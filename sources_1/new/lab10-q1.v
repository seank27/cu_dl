==> flow/design.v <==
`timescale 1ms / 1ps
module ClkDivider (
    input mclk,
    output reg [15:0] led
    );
    localparam terminalcount = (50000000 - 1);
    reg [28:0] count;
    wire tc;
    assign tc = (count == terminalcount);
    always @ (posedge(mclk))
        begin
                if (tc) count <= 0;
                    else count <= count + 1;
        end
    always @ (posedge(mclk))
        begin
            if (tc) led[0] = !led[0];
        end
endmodule
# == From RTL to reports: ClkDivider ==
# The steps from the RTL of ClkDivider to its reports follow in flow order.
# Line numbers count from 1 in the design file above.
# Operators carry their Yosys type and port widths (W data, S select, Z words).
# Library cell names are shortened.
# The mark n/a stands for no value.
# inputs
top,ClkDivider
clock_port,mclk
lib,sky130hd
pvt_corner,tt_025C_1v80

# == Word level ==
# Yosys after proc, flatten, opt, wreduce and memory -nomap, before mapping. Enables and synchronous resets that opt folds into registers are not counted as muxes. Memory bits, and registers merged into a memory's read port (data or address), are not among the register bits. Print and check cells are not counted. Equal cells are merged and count once.
# word_totals
reg_bits,30
in_bits,1
out_inout_bits,16
elab_cells,5
# op_classes
addsub,1
equal,1
reduce_logical,1
# ops
cell,count
$add A29 B1 Y29 const B,1
$eq A29 B26 Y1 const B,1
$logic_not A1 Y1,1

# == Longest topological paths ==
# Depth = most cells in a row (Yosys ltp): at word level without a register or memory, in the mapped netlist without a sequential cell, where the memories' decode and read muxes count.
# logic_depth
depth_word,1
abc_area,0
ltp_mapped,6
ltp_nobuf,5

# == Synthesis result ==
# Yosys stat after the flow's synthesis: flattened, memories mapped to cells. It holds for the ABC_AREA given above (unset counts as 0); a run with the other value may have another netlist.
# by_type
cell,count,type_area_um2
dfxtp_1,29,580.557
buf_4,17,127.622
xnor2_1,10,87.584
xor2_1,10,87.584
nand4_1,11,68.816
nand3_1,11,55.053
nor4_1,7,43.792
nand2_1,10,37.536
nor2_1,10,37.536
and4_1,4,35.034
a21oi_1,6,30.029
edfxtp_1,1,30.029
or3_1,4,25.024
and4_4,2,22.522
nand4_4,1,21.27
nor4_4,1,21.27
o21ai_0,4,20.019
and3_1,3,18.768
# Not listed: further types 12, cells in them 17.
# synth_totals
stdcells,158
synth_area_um2,1471.4
seq_area_um2,610.6
ff_cells,30
buf_cells,17

# == Path before layout ==
# OpenSTA on the mapped netlist: ideal clock, no wires. The path of least setup slack (recovery checks aside). Input and output delay are each 20% of the period. Register names are those of the netlist, which keeps one name where synthesis merged equal registers.
# synth_timing
path_kind,flip-flop to flip-flop
from,register count[0]
to,register led[0]
tclk_ns,1.77
setup_time_ns,0.298
t_first_pin_ns,0.000
arrival_ns,1.414
required_time_ns,1.472
setup_slack_ns,0.058
path_delay_ns,1.712
stages,5
path_buffers,1
period_less_setup_slack_ns,1.712
# "path_delay_ns" = arrival - input delay + setup time.
# "stages" counts driving pins, that of a launching flip-flop among them; a cell with two outputs on the path counts twice.
# "period_less_setup_slack_ns" = period - worst setup slack (recovery checks aside). The figure is calculated, with input and output delays left at 20% of the set period.
# Between the ends stands the longest chain of elaborated cells between them, by number of cells; it is not shown to be the way that was timed. Of several equally long chains one is given.
# Each line given opens the expression or statement behind the cell; cells for indexed reads and writes are added by Yosys, which also makes memories of some case tables.
# synth_between
cell_sequence,dfxtp_1 > ha_1 > nand3_1 > nor4_4 > buf_4
elab_chain_cells,1
cone_cells,1
lines_between,1
cone_classes,1 x eq/ne
# synth_rtl
item,line_no,rtl
from (decl),7,reg [28:0] count;
from (assign),12,if (tc) count <= 0;
from (assign),13,else count <= count + 1;
$eq A29 B26 Y1,9,assign tc = (count == terminalcount);
to (assign),17,if (tc) led[0] = !led[0];
to (decl),4,output reg [15:0] led

# == Worst path after layout ==
# Path of least setup slack in the final report of flow run 1 (OpenROAD, finished layout, wires in). Where an end is a register, its clock arrival counts in the times.
# layout_timing
path_kind,flip-flop to flip-flop
from,register count[7]
to,register count[14]
tclk_ns,1.45
setup_time_ns,0.10
t_first_pin_ns,0.36
arrival_ns,1.96
required_time_ns,1.70
setup_slack_ns,-0.26
stages,7
path_buffers,2
# Between the ends stands the longest chain of elaborated cells between them, by number of cells; it is not shown to be the way that was timed. Of several equally long chains one is given.
# layout_between
cell_sequence,dfxtp_4 > nor4_4 > nand4_1 > nor4_4 > buf_6 > buf_6 > nor2_2
elab_chain_cells,1
cone_cells,2
lines_between,2
cone_classes,1 x add/sub; 1 x eq/ne
# layout_rtl
item,line_no,rtl
from (decl),7,reg [28:0] count;
from (assign),12,if (tc) count <= 0;
from (assign),13,else count <= count + 1;
$add A29 B1 Y29,13,
to (assign),12,
to (assign),13,
to (decl),7,

## Implementation results

Flow measurements of ClkDivider on sky130hd: 2 stored runs with different settings, listed in no order. Input and output delays are each 20% of the period that was set; the output load is 0.01 pF.
"achievedPeriod_ns" is the run's clock period less its worst setup slack. It is reckoned from that one timing run; input and output delays stay at 20% of the period that was set.
"worst_setup_path_time_ns" means the part of the period allowed to the worst setup path (the constraints hold back 20% at inputs and 20% at outputs) less its slack; where the path has registers, the arrival times of their clocks count too.
By "totalPower_uw" is meant OpenSTA's value without simulated activity: inputs other than the clock are taken to toggle once in ten clock periods, and the tool carries that through the logic.

Flow run 1, flow files:
==> flow/run.sh <==
#!/bin/bash
# the make line also repeats the synthesis and layout settings of config.mk as NAME=value (left out here)
make -C /OpenROAD-flow-scripts/flow DESIGN_CONFIG=/design/flow/config.mk WORK_HOME=/design/flow/orfs CLKGATE_MAP_FILE= finish
==> flow/config.mk <==
export PLATFORM = sky130hd
export DESIGN_NAME = ClkDivider
export DESIGN_NICKNAME = ClkDivider
export VERILOG_FILES = /design/flow/design.v
export SDC_FILE = /design/flow/constraint.sdc
export NUM_CORES = 4
export LEC_CHECK = 0
export CAP_MARGIN = 20
export CORE_ASPECT_RATIO = 0.98
export CORE_MARGIN = 2
export CORE_UTILIZATION = 48
export CTS_CLUSTER_DIAMETER = 338
export MAX_ROUTING_LAYER = met5
export MIN_ROUTING_LAYER = met2
export PLACE_DENSITY_LB_ADDON = 0.27
export SETUP_SLACK_MARGIN = 0.39
export SLEW_MARGIN = 30
export TNS_END_PERCENT = 80
==> flow/constraint.sdc <==
create_clock -name core_clock -period 1.45 [get_ports {mclk}]
set_input_delay 0.2900 -clock core_clock [delete_from_list [all_inputs] [get_ports {mclk}]]
set_output_delay 0.2900 -clock core_clock [all_outputs]
set_load 0.01 [all_outputs]

==> results of flow run 1, as CSV <==
result,value
ys_area_um2,1471.4
design_die_area_um2,3524.5
cell_area_final_um2,2288.4
post_route_util_pct,80.2
worst_setup_slack_ns,-0.256
tns_ns,-4.663
final_hold_ws_ns,0.539
totalPower_uw,1402
achievedPeriod_ns,1.706
worst_setup_path_time_ns,1.71
timing.worst_path_kind,"flip-flop to flip-flop"

Flow run 2, flow files:
==> flow/run.sh <==
#!/bin/bash
# the make line also repeats the synthesis and layout settings of config.mk as NAME=value (left out here)
make -C /OpenROAD-flow-scripts/flow DESIGN_CONFIG=/design/flow/config.mk WORK_HOME=/design/flow/orfs CLKGATE_MAP_FILE= finish
==> flow/config.mk <==
export PLATFORM = sky130hd
export DESIGN_NAME = ClkDivider
export DESIGN_NICKNAME = ClkDivider
export VERILOG_FILES = /design/flow/design.v
export SDC_FILE = /design/flow/constraint.sdc
export NUM_CORES = 4
export LEC_CHECK = 0
export CAP_MARGIN = 20
export CORE_MARGIN = 2
export CORE_UTILIZATION = 40
export SLEW_MARGIN = 20
==> flow/constraint.sdc <==
create_clock -name core_clock -period 2.13 [get_ports {mclk}]
set_input_delay 0.4260 -clock core_clock [delete_from_list [all_inputs] [get_ports {mclk}]]
set_output_delay 0.4260 -clock core_clock [all_outputs]
set_load 0.01 [all_outputs]

==> results of flow run 2, as CSV <==
result,value
ys_area_um2,1471.4
design_die_area_um2,4179.6
cell_area_final_um2,1572.8
post_route_util_pct,43.6
worst_setup_slack_ns,0.307
tns_ns,0.000
final_hold_ws_ns,0.469
totalPower_uw,1038
achievedPeriod_ns,1.823
worst_setup_path_time_ns,1.82
timing.worst_path_kind,"flip-flop to flip-flop"
